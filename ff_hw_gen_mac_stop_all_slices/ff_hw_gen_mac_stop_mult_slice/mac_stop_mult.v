==> flow/design.v <==
module mac_stop #(
    parameter M                         = 4,
    parameter K                         = 4,
    parameter N                         = 4,
    parameter DATA_WIDTH_INIT_MATRIX    = 32,
    parameter DATA_WIDTH_RESULT_MATRIX  = (DATA_WIDTH_INIT_MATRIX * 2 + $clog2(K))  
)(
    input logic clk,
    input logic resetn,
    input logic [DATA_WIDTH_INIT_MATRIX-1:0] data_in_a, data_in_b,  
    output logic [$clog2(M)-1:0] row_addr_a,
    output logic [$clog2(K)-1:0] col_addr_a, row_addr_b,
    output logic [$clog2(N)-1:0] col_addr_b,
    output logic matrix_a_re, matrix_b_re,
    output logic [(DATA_WIDTH_INIT_MATRIX*2)-1:0] product_reg,
    output logic [$clog2(K)-1:0] matrix_a_col_addr_counter_reg, matrix_b_row_addr_counter_reg,
    output logic [$clog2(M)-1:0] matrix_a_row_addr_counter_reg,
    output logic [$clog2(N)-1:0] matrix_b_col_addr_counter_reg,
    output logic mult_done_reg,
    input logic do_mac,
    output logic mac_done
);
    logic [$clog2(M)-1:0] matrix_a_row_addr_counter;
    logic [$clog2(K)-1:0] matrix_a_col_addr_counter, matrix_b_row_addr_counter;
    logic [$clog2(N)-1:0] matrix_b_col_addr_counter;
    always @(posedge clk, negedge resetn) begin
        if (~resetn) begin
            product_reg <= '0;
            matrix_a_row_addr_counter <= '0;
            matrix_a_col_addr_counter <= '0;
            matrix_b_row_addr_counter <= '0;
            matrix_b_col_addr_counter <= '0;
            matrix_a_col_addr_counter_reg <= '0;
            matrix_b_row_addr_counter_reg <= '0;
            matrix_a_row_addr_counter_reg <= '0;
            matrix_b_col_addr_counter_reg <= '0;
            mult_done_reg <= 1'b0;
        end else begin
            if (do_mac) begin
                product_reg <= data_in_a * data_in_b; 
                mult_done_reg <= 1'b1;
                matrix_a_col_addr_counter <= matrix_a_col_addr_counter + 1;
                matrix_b_row_addr_counter <= matrix_b_row_addr_counter + 1;
                matrix_a_col_addr_counter_reg <= matrix_a_col_addr_counter;
                matrix_b_row_addr_counter_reg <= matrix_b_row_addr_counter;
                matrix_a_row_addr_counter_reg <= matrix_a_row_addr_counter;
                matrix_b_col_addr_counter_reg <= matrix_b_col_addr_counter;
                if (matrix_a_col_addr_counter == K-1) begin
                    matrix_a_col_addr_counter <= '0;
                    matrix_b_row_addr_counter <= '0;
                    matrix_b_col_addr_counter <= matrix_b_col_addr_counter + 1;
                end
                if ((matrix_b_col_addr_counter == N-1) & (matrix_a_col_addr_counter == K-1)) begin
                    matrix_b_col_addr_counter <= '0;
                    matrix_a_row_addr_counter <= matrix_a_row_addr_counter + 1;
                end
                if ((matrix_a_row_addr_counter == M-1) & (matrix_b_col_addr_counter == N-1) & (matrix_b_row_addr_counter == K-1) ) begin
                    matrix_a_row_addr_counter <= '0;
                    matrix_a_col_addr_counter <= '0;
                    matrix_b_col_addr_counter <= '0;
                    matrix_b_row_addr_counter <= '0;
                end 
            end else begin
                product_reg <= '0;
                matrix_a_row_addr_counter <= '0;
                matrix_a_col_addr_counter <= '0;
                matrix_b_row_addr_counter <= '0;
                matrix_b_col_addr_counter <= '0;
                mult_done_reg <= 1'b0;
            end
        end
    end
    always_comb begin        
        if (do_mac) begin
            matrix_a_re = 1'b1;
            matrix_b_re = 1'b1;
            row_addr_a = matrix_a_row_addr_counter;
            col_addr_a = matrix_a_col_addr_counter;
            row_addr_b = matrix_b_row_addr_counter;
            col_addr_b = matrix_b_col_addr_counter;
        end else begin
            matrix_a_re = 1'b0;
            matrix_b_re = 1'b0;
            row_addr_a = '0;
            col_addr_a = '0;
            row_addr_b = '0;
            col_addr_b = '0;
        end
        if ((matrix_a_row_addr_counter_reg == M-1) & (matrix_b_col_addr_counter_reg == N-1) & (matrix_b_row_addr_counter_reg == K-1) ) begin
            mac_done <= 1'b1;
        end else begin
            mac_done <= 1'b0;
        end
    end
endmodule
**Tool chain data of mac_stop**

Tool output for the design above, in the order of the flow.
Lines are those of the file above, counted from 1.
Cell names lack the library's common part.
The mark -- stands for no value.

- Top module: mac_stop
- Clock port: clk
- Standard-cell library: sky130hd
- Timing corner: tt_025C_1v80

**Word level**

Source: Yosys, flattened and elaborated, memories not mapped. Widths are those after wreduce. Registers that Yosys merges into a memory's read port (data or address) are not register bits. Print and check cells do not count. Equal cells are merged and count once.

- Add/sub/neg operators: 4
- Multipliers: 1
- Eq/ne operators: 9
- Multiplexer cells: 20
- Bitwise gates (word level): 5

Operators with widths:

| cell | number |
|---|---|
| 32-bit by 32-bit multiplier with 64-bit output | 1 |
| 64-bit two-way mux | 1 |
| 2-bit two-way mux | 17 |
| 2-bit equality test (second input constant) | 7 |
| 2-bit by 1-bit adder with 2-bit output (second input constant) | 4 |
| 1-bit bitwise AND | 5 |
| 4-bit by 1-bit inequality test with 1-bit output (second input constant) | 1 |
| 3-bit by 1-bit inequality test with 1-bit output (second input constant) | 1 |
| 1-bit two-way mux | 2 |

- Flip-flop bits (word level): 81
- Input bits: 67
- Output and inout port bits: 84
- Elaborated cells: 49

**Longest topological paths**

Depth = most cells in a row (Yosys ltp): at word level without a register or memory, in the mapped netlist without a sequential cell, where the memories' decode and read muxes count.

- Depth after elaboration: 5
- ABC_AREA: 1
- Gate-level depth with buffers: 31

**After synthesis**

Yosys stat after the flow's synthesis: flattened, memories mapped to cells. It holds for the ABC_AREA given above (unset counts as 0); a run with the other value may have another netlist.

- Mapped cells: 5133
- Mapped area: 0.0385895 mm^2
- Sequential area: 0.0020269 mm^2
- Flip-flop cells: 81

Cell types:

| cell type | number | total area (um^2) |
|---|---|---|
| fa_1 | 896 | 1.79E+04 |
| inv_1 | 1727 | 6.48E+03 |
| nand2_1 | 1542 | 5.79E+03 |
| ha_1 | 267 | 3.34E+03 |
| dfrtp_1 | 81 | 2.03E+03 |
| clkbuf_1 | 195 | 731.952 |
| a21oi_1 | 91 | 455.437 |
| nor2_1 | 120 | 450.432 |
| nand3_1 | 51 | 255.245 |
| nor2_2 | 27 | 168.912 |
| nand2_2 | 26 | 162.656 |
| o21ai_0 | 31 | 155.149 |
| xnor2_1 | 9 | 78.826 |
| o21bai_1 | 10 | 75.072 |
| nand3_2 | 7 | 70.067 |
| nor2_4 | 6 | 67.565 |
| nand4_1 | 7 | 43.792 |
| xor2_1 | 5 | 43.792 |

Other cell types: 17; their cells: 35.

**Path before layout**

Path of least setup slack by OpenSTA after synthesis, without wires, with an ideal clock, recovery checks aside; 20% of the period is set as input and as output delay. Where synthesis merged equal registers, the netlist keeps one of their names.

- Path type: input to register
- Start: in data_in_a[31]
- End: reg (no name shown)
- Period: 7.8 ns
- External input delay: 1.560 ns
- Setup time: 0.113 ns
- Time at the first pin: 1.560 ns
- Arrival time: 7.205 ns
- Data required time: 7.687 ns
- Slack: 0.481 ns
- Path delay: 5.758 ns
- Driving pins on the path: 27
- Synthesis period reached: 7.319 ns

"path delay" = arrival - input delay + setup time.
"driving pins on the path" counts driving pins, that of a launching flip-flop among them; a cell with two outputs on the path counts twice.
"synthesis period reached" = period - worst setup slack (recovery checks aside). The figure is calculated, with input and output delays left at 20% of the set period.
Between the ends stands the longest chain of elaborated cells between them, by number of cells; it is not shown to be the way that was timed. Of several equally long chains one is given.
Each line given opens the expression or statement behind the cell; cells for indexed reads and writes are added by Yosys, which also makes memories of some case tables.

- Cell sequence: clkbuf_1 nand2_1 fa_1 inv_1 fa_1 fa_1 inv_1 fa_1 inv_1 fa_1 fa_1 fa_1 inv_1 fa_1 inv_1 ha_1 nand2_1 nor2_2 inv_1 nor3_4 nand2_1 nor2_1 nand2_1 nand3_1 nand2_1 clkinv_1 nor2_1
- Length of the longest elaborated chain: 2
- Elaborated cells on any way between the ends: 2
- Classes of those cells: mul (1); mux (1)

Ends and longest elaborated chain, post-synthesis:

| what | RTL line | RTL |
|---|---|---|
| start: declaration | 10 | `input logic [DATA_WIDTH_INIT_MATRIX-1:0] data_in_a, data_in_b,` |
| 32-bit by 32-bit multiplier with 64-bit output | 40 |  |
| 64-bit two-way mux | 39 | `if (do_mac) begin` |
| end: assignment | 28 |  |
| end: assignment | 40 |  |
| end: declaration | 15 |  |

**Worst path after layout**

Path of least setup slack in the final report of flow run 1 (OpenROAD, finished layout, wires in). Where an end is a register, its clock arrival counts in the times.

- Path type: input to register
- Start: in data_in_a[19]
- End: reg (no name shown)
- Period: 12.0 ns
- External input delay: 2.40 ns
- Setup time: 0.07 ns
- Time at the first pin: 2.40 ns
- Arrival time: 10.03 ns
- Data required time: 12.30 ns
- Slack: 2.26 ns
- Driving pins on the path: 24

Between the ends stands the longest chain of elaborated cells between them, by number of cells; it is not shown to be the way that was timed. Of several equally long chains one is given.

- Cell sequence: clkdlybuf4s50_1 buf_4 nand2_1 fa_1 fa_1 inv_1 fa_1 fa_1 fa_1 fa_1 fa_1 inv_1 fa_1 inv_1 ha_1 nand2_1 nor2_1 and2_1 nand2_1 nor2_1 nand2_1 nand3_1 nand2_1 nor2_1
- Length of the longest elaborated chain: 2
- Elaborated cells on any way between the ends: 2
- Classes of those cells: mul (1); mux (1)

Ends and longest elaborated chain, after layout:

| what | RTL line | RTL |
|---|---|---|
| start: declaration | 10 | `input logic [DATA_WIDTH_INIT_MATRIX-1:0] data_in_a, data_in_b,` |
| 32-bit by 32-bit multiplier with 64-bit output | 40 |  |
| 64-bit two-way mux | 39 | `if (do_mac) begin` |
| end: assignment | 28 |  |
| end: assignment | 40 |  |
| end: declaration | 15 |  |

Design mac_stop on sky130hd. What follows are 2 stored runs of the flow, each under its own settings; their order means nothing. The constraints put input and output delay at 20% of the set period each and load the outputs with 0.01 pF.
"achieved clock period" is the run's clock period less its worst setup slack. It is reckoned from that one timing run; input and output delays stay at 20% of the period that was set.
"time used up by the worst setup path": the worst setup path's part of the clock period (all of it between registers, 20% less for each end at a port) less its slack. A launch clock that arrives late makes it longer, a capture clock that arrives late makes it shorter.
Settings: -- = not set for that run.

| item | flow run 1 | flow run 2 |
|---|---|---|
| period_ns | 12.0 | 5.44 |
| CORE_UTILIZATION | 58 | 26 |
| CORE_ASPECT_RATIO | 0.75 | -- |
| ABC_AREA | 1 | -- |
| GPL_TIMING_DRIVEN | 1 | -- |
| GPL_ROUTABILITY_DRIVEN | 0 | -- |
| SLEW_MARGIN | 40 | 20 |
| MIN_ROUTING_LAYER | met1 | -- |
| CAP_MARGIN | 20 | 20 |
| CORE_MARGIN | 2 | 2 |
| PLACE_DENSITY | -- | 0.87 |
| CELL_PAD_IN_SITES_GLOBAL_PLACEMENT | -- | 0 |
| CELL_PAD_IN_SITES_DETAIL_PLACEMENT | -- | 0 |
| TNS_END_PERCENT | -- | 75 |
| MAX_ROUTING_LAYER | -- | met5 |
| total negative setup slack (ns) | 0.000 | -107.749 |
| smallest setup slack (ns) | 2.260 | -2.530 |
| standard-cell area after layout (mm^2) | 0.0411244 | 0.0482713 |
| chip area after synthesis (Yosys) (mm^2) | 0.0385895 | 0.0360683 |
| die footprint (mm^2) | 0.068635 | 0.141718 |
| achieved clock period (ns) | 9.740 | 7.970 |
| time used up by the worst setup path (ns) | 7.34 | 6.88 |
| worst path kind | input to register | input to register |
| utilization (%) | 62.8 | 35.1 |
| worst hold slack (ns) | 0.472 | 0.475 |
