==> flow/design.v <==
module mac_stop_mult #(
    parameter integer M = 2,
    parameter integer K = 2,
    parameter integer N = 2,
    parameter integer DATA_WIDTH_INIT_MATRIX = 32,
    parameter integer DATA_WIDTH_RESULT_MATRIX = (DATA_WIDTH_INIT_MATRIX * 2 + $clog2(K))
)(
    input logic clk,
    input logic resetn,
    input logic do_mac,
    input logic [DATA_WIDTH_INIT_MATRIX-1:0] data_in_a,
    input logic [DATA_WIDTH_INIT_MATRIX-1:0] data_in_b,
    output logic [$clog2(M)-1:0] row_addr_a,
    output logic [$clog2(K)-1:0] col_addr_a,
    output logic [$clog2(M)-1:0] row_addr_b,
    output logic [$clog2(N)-1:0] col_addr_b,
    output logic matrix_a_re,
    output logic matrix_b_re,
    output logic [(DATA_WIDTH_INIT_MATRIX*2)-1:0] product_reg,
    output logic mult_done_reg,
    output logic mac_done,
    output logic [$clog2(M)-1:0] matrix_a_row_addr_counter_reg,
    output logic [$clog2(K)-1:0] matrix_a_col_addr_counter_reg,
    output logic [$clog2(K)-1:0] matrix_b_row_addr_counter_reg,
    output logic [$clog2(N)-1:0] matrix_b_col_addr_counter_reg
);
    logic [$clog2(K)-1:0] a_col_counter;
    logic [$clog2(M)-1:0] a_row_counter;
    logic [$clog2(K)-1:0] b_row_counter;
    logic [$clog2(N)-1:0] b_col_counter;
    always_ff @(posedge clk or negedge resetn) begin
        if (!resetn) begin
            a_col_counter <= 0;
            a_row_counter <= 0;
            b_row_counter <= 0;
            b_col_counter <= 0;
            mult_done_reg <= 0;
            product_reg <= 0;
            matrix_a_row_addr_counter_reg <= 0;
            matrix_a_col_addr_counter_reg <= 0;
            matrix_b_row_addr_counter_reg <= 0;
            matrix_b_col_addr_counter_reg <= 0;
        end else begin
            if (do_mac) begin
                product_reg <= data_in_a * data_in_b;
                mult_done_reg <= 1;
                a_col_counter <= a_col_counter + 1;
                b_row_counter <= b_row_counter + 1;
                if (a_col_counter == K-1) begin
                    a_col_counter <= 0;
                    b_row_counter <= 0;
                    b_col_counter <= b_col_counter + 1;
                end
                if (b_col_counter == N-1 && a_col_counter == K-1) begin
                    b_col_counter <= 0;
                    a_row_counter <= a_row_counter + 1;
                end
                if (a_row_counter == M-1 && b_col_counter == N-1 && b_row_counter == K-1) begin
                    a_col_counter <= 0;
                    a_row_counter <= 0;
                    b_row_counter <= 0;
                    b_col_counter <= 0;
                end
                matrix_a_row_addr_counter_reg <= a_row_counter;
                matrix_a_col_addr_counter_reg <= a_col_counter;
                matrix_b_row_addr_counter_reg <= b_row_counter;
                matrix_b_col_addr_counter_reg <= b_col_counter;
            end else begin
                mult_done_reg <= 0;
            end
        end
    end
    always_comb begin
        matrix_a_re = do_mac;
        matrix_b_re = do_mac;
        row_addr_a = a_row_counter;
        col_addr_a = a_col_counter;
        row_addr_b = b_row_counter;
        col_addr_b = b_col_counter;
        mac_done = (matrix_a_row_addr_counter_reg == M-1 &&
                    matrix_a_col_addr_counter_reg == K-1 &&
                    matrix_b_row_addr_counter_reg == K-1 &&
                    matrix_b_col_addr_counter_reg == N-1);
    end
endmodule
# Tool chain data of mac_stop_mult
# Tool output for the design above, in the order of the flow.
# Lines are those of the file above, counted from 1.
# Cell names lack the library's common part.
setup:
  top_module: "mac_stop_mult"
  clock: "clk"
  library: "sky130hd"
  corner: "tt_025C_1v80"

# Word-level counts
# Source: Yosys, flattened and elaborated, memories not mapped. Widths are those after wreduce. Registers that Yosys merges into a memory's read port (data or address) are not register bits. Print and check cells do not count. Equal cells are merged and count once.
bits:
  reg_bits: 73
  input_bits: 67
  output_inout_bits: 76
  wordCells: 35
classes:
  addsub: 4
  mul: 1
  mux: 10
  reduce_and_logical: 10
ops:
  columns: ["operator", "n"]
  rows:
  - ["multiplier 32 x 32 -> 64 bit", 1]
  - ["two-way mux 1 bit", 10]
  - ["logical AND 1 bit", 6]
  - ["adder 1 bit (second input constant)", 4]
  - ["AND reduction 2 bit", 2]
  - ["nonzero test 3 bit", 1]
  - ["nonzero test 2 bit", 1]

# Depth
# Depth = most cells in a row (Yosys ltp): at word level without a register or memory, in the mapped netlist without a sequential cell, where the memories' decode and read muxes count.
depth:
  word_depth: 4
  ABC_AREA: 0
  mapped_depth: 28
  ltp_nobuf: 26

# Mapped cells and area
# Yosys stat after the flow's synthesis: flattened, memories mapped to cells. It holds for the ABC_AREA given above (unset counts as 0); a run with the other value may have another netlist.
# The area totals of this step are shown rounded.
synth_totals:
  stdcells: 3932
  area_um2: 36000
  seq_area_um2: 1800
  ff_cells: 73
  buf_cells: 237
by_type:
  columns: ["cell", "n", "type_area_um2"]
  rows:
  - ["fa_1", 896, 1.79E+04]
  - ["and2_1", 603, 3.77E+03]
  - ["ha_1", 263, 3.29E+03]
  - ["inv_1", 869, 3.26E+03]
  - ["nand2_1", 491, 1.84E+03]
  - ["dfrtp_1", 73, 1.83E+03]
  - ["clkbuf_1", 216, 810.778]
  - ["mux2_2", 48, 540.518]
  - ["a21oi_1", 82, 410.394]
  - ["xnor2_1", 34, 297.786]
  - ["a21o_1", 33, 247.738]
  - ["o21ai_0", 45, 225.216]
  - ["nor2_1", 45, 168.912]
  - ["nand4_1", 26, 162.656]
  - ["xor2_1", 14, 122.618]
  - ["o21bai_1", 15, 112.608]
  - ["nand3_1", 22, 110.106]
  - ["buf_4", 12, 90.086]
# Not listed: further types 53, cells in them 145.

# Path before layout
# OpenSTA on the mapped netlist: ideal clock, no wires. The path of least setup slack (recovery checks aside). Input and output delay are each 20% of the period. Register names are those of the netlist, which keeps one name where synthesis merged equal registers.
synth_path:
  path_type: "input to register"
  start: "in data_in_a[25]"
  end: "reg (no name shown)"
  period_ps: 8520
  input_delay_ps: 1704
  setup_ps: 125
  t_first_pin_ps: 1704
  arrival_ps: 8212
  required_ps: 8395
  slack_ps: 184
  path_delay_ps: 6633
  path_stages: 24
  n_path_buf: 1
  synth_period_reached_ps: 8336
# "path_delay_ps" is the arrival time less input delay plus setup time.
# "path_stages" counts driving pins, that of a launching flip-flop among them; a cell with two outputs on the path counts twice.
# "synth_period_reached_ps" = period - worst setup slack (recovery checks aside). The figure is calculated, with input and output delays left at 20% of the set period.
# Between the ends stands the longest chain of elaborated cells between them, by number of cells; it is not shown to be the way that was timed. Of several equally long chains one is given.
# Each line given opens the expression or statement behind the cell; cells for indexed reads and writes are added by Yosys, which also makes memories of some case tables.
synth_via:
  path_cell_list: "clkbuf_1 -> nand2_1 -> fa_1 -> inv_1 -> fa_1 -> inv_1 -> fa_1 -> inv_1 -> fa_1 -> fa_1 -> inv_1 -> fa_1 -> fa_1 -> fa_1 -> inv_1 -> ha_1 -> and2_0 -> and3_1 -> a221oi_1 -> o2111ai_1 -> a32oi_1 -> a21oi_1 -> xor2_1 -> mux2_2"
  elab_chain_cells: 1
  cells_between: 1
  lines_between: 1
  classes_between: "mul (1)"
synth_lines:
  columns: ["element", "line", "rtl"]
  rows:
  - ["from (decl)", 11, "input logic [DATA_WIDTH_INIT_MATRIX-1:0] data_in_a,"]
  - ["multiplier 32 x 32 -> 64 bit", 45, null]
  - ["to (assign)", 38, null]
  - ["to (assign)", 45, null]
  - ["to (decl)", 19, null]

# Worst path after layout
# Path of least setup slack in the final report of entry A (OpenROAD, finished layout, wires in). Where an end is a register, its clock arrival counts in the times.
# The path's times are printed in steps of 10 ps; the period is the one set.
layout_path:
  path_type: "input to register"
  start: "in data_in_a[5]"
  end: "reg (no name shown)"
  period_ps: 5010
  input_delay_ps: 1000
  setup_ps: 90
  t_first_pin_ps: 1000
  arrival_ps: 8480
  required_ps: 5270
  slack_ps: -3210
  path_stages: 25
  n_path_buf: 3
# Between the ends stands the longest chain of elaborated cells between them, by number of cells; it is not shown to be the way that was timed. Of several equally long chains one is given.
layout_via:
  path_cell_list: "buf_12 -> clkbuf_16 -> and2_4 -> fa_1 -> inv_2 -> fa_1 -> inv_2 -> fa_2 -> inv_2 -> fa_2 -> clkinv_4 -> fa_2 -> fa_2 -> fa_2 -> fa_2 -> ha_4 -> nand4_1 -> nor3_2 -> nand3_1 -> o211a_1 -> or3_4 -> a2111oi_4 -> buf_4 -> nor3_2 -> o31ai_2"
  elab_chain_cells: 1
  cells_between: 1
  lines_between: 1
  classes_between: "mul (1)"
layout_lines:
  columns: ["element", "line", "rtl"]
  rows:
  - ["from (decl)", 11, "input logic [DATA_WIDTH_INIT_MATRIX-1:0] data_in_a,"]
  - ["multiplier 32 x 32 -> 64 bit", 45, null]
  - ["to (assign)", 38, null]
  - ["to (assign)", 45, null]
  - ["to (decl)", 19, null]

==> results <==
Module mac_stop_mult, platform sky130hd: 2 stored runs of the flow (Yosys, OpenROAD) with differing settings, in no particular order. Input and output delays are each 20% of the period that was set; the output load is 0.01 pF.
The results are shown rounded.

--- entry A ---
==> flow/run.sh <==
#!/bin/bash
# the make line also repeats the synthesis and layout settings of config.mk as NAME=value (left out here)
make -C /OpenROAD-flow-scripts/flow DESIGN_CONFIG=/design/flow/config.mk WORK_HOME=/design/flow/orfs CLKGATE_MAP_FILE= finish
==> flow/config.mk <==
export PLATFORM = sky130hd
export DESIGN_NAME = mac_stop_mult
export DESIGN_NICKNAME = mac_stop_mult
export VERILOG_FILES = /design/flow/design.v
export SDC_FILE = /design/flow/constraint.sdc
export NUM_CORES = 4
export LEC_CHECK = 0
export CAP_MARGIN = 20
export CORE_MARGIN = 2
export CORE_UTILIZATION = 61
export CTS_CLUSTER_DIAMETER = 235
export GPL_TIMING_DRIVEN = 0
export HOLD_SLACK_MARGIN = -0.06
export PLACE_DENSITY_LB_ADDON = 0.1
export SLEW_MARGIN = 20
==> flow/constraint.sdc <==
create_clock -name core_clock -period 5.01 [get_ports {clk}]
set_input_delay 1.0020 -clock core_clock [delete_from_list [all_inputs] [get_ports {clk}]]
set_output_delay 1.0020 -clock core_clock [all_outputs]
set_load 0.01 [all_outputs]

==> results, as YAML <==
results:
  design.die.area_um2: 62000
  ws_hold_ps: 500
  synth_chip_area_um2: 36000
  final_setup_ws_ps: -3200
  layout_stdcell_area_um2: 45000

--- entry B ---
==> flow/run.sh <==
#!/bin/bash
# the make line also repeats the synthesis and layout settings of config.mk as NAME=value (left out here)
make -C /OpenROAD-flow-scripts/flow DESIGN_CONFIG=/design/flow/config.mk WORK_HOME=/design/flow/orfs CLKGATE_MAP_FILE= finish
==> flow/config.mk <==
export PLATFORM = sky130hd
export DESIGN_NAME = mac_stop_mult
export DESIGN_NICKNAME = mac_stop_mult
export VERILOG_FILES = /design/flow/design.v
export SDC_FILE = /design/flow/constraint.sdc
export NUM_CORES = 4
export LEC_CHECK = 0
export CAP_MARGIN = 20
export CORE_MARGIN = 6
export CORE_UTILIZATION = 60
export CTS_CLUSTER_SIZE = 47
export MIN_ROUTING_LAYER = met1
export PLACE_DENSITY_LB_ADDON = 0.13
export SLEW_MARGIN = 20
export TNS_END_PERCENT = 45
==> flow/constraint.sdc <==
create_clock -name core_clock -period 9.12 [get_ports {clk}]
set_input_delay 1.8240 -clock core_clock [delete_from_list [all_inputs] [get_ports {clk}]]
set_output_delay 1.8240 -clock core_clock [all_outputs]
set_load 0.01 [all_outputs]

==> results, as YAML <==
results:
  design.die.area_um2: 67000
  ws_hold_ps: 500
  synth_chip_area_um2: 36000
  final_setup_ws_ps: 190
  layout_stdcell_area_um2: 42000
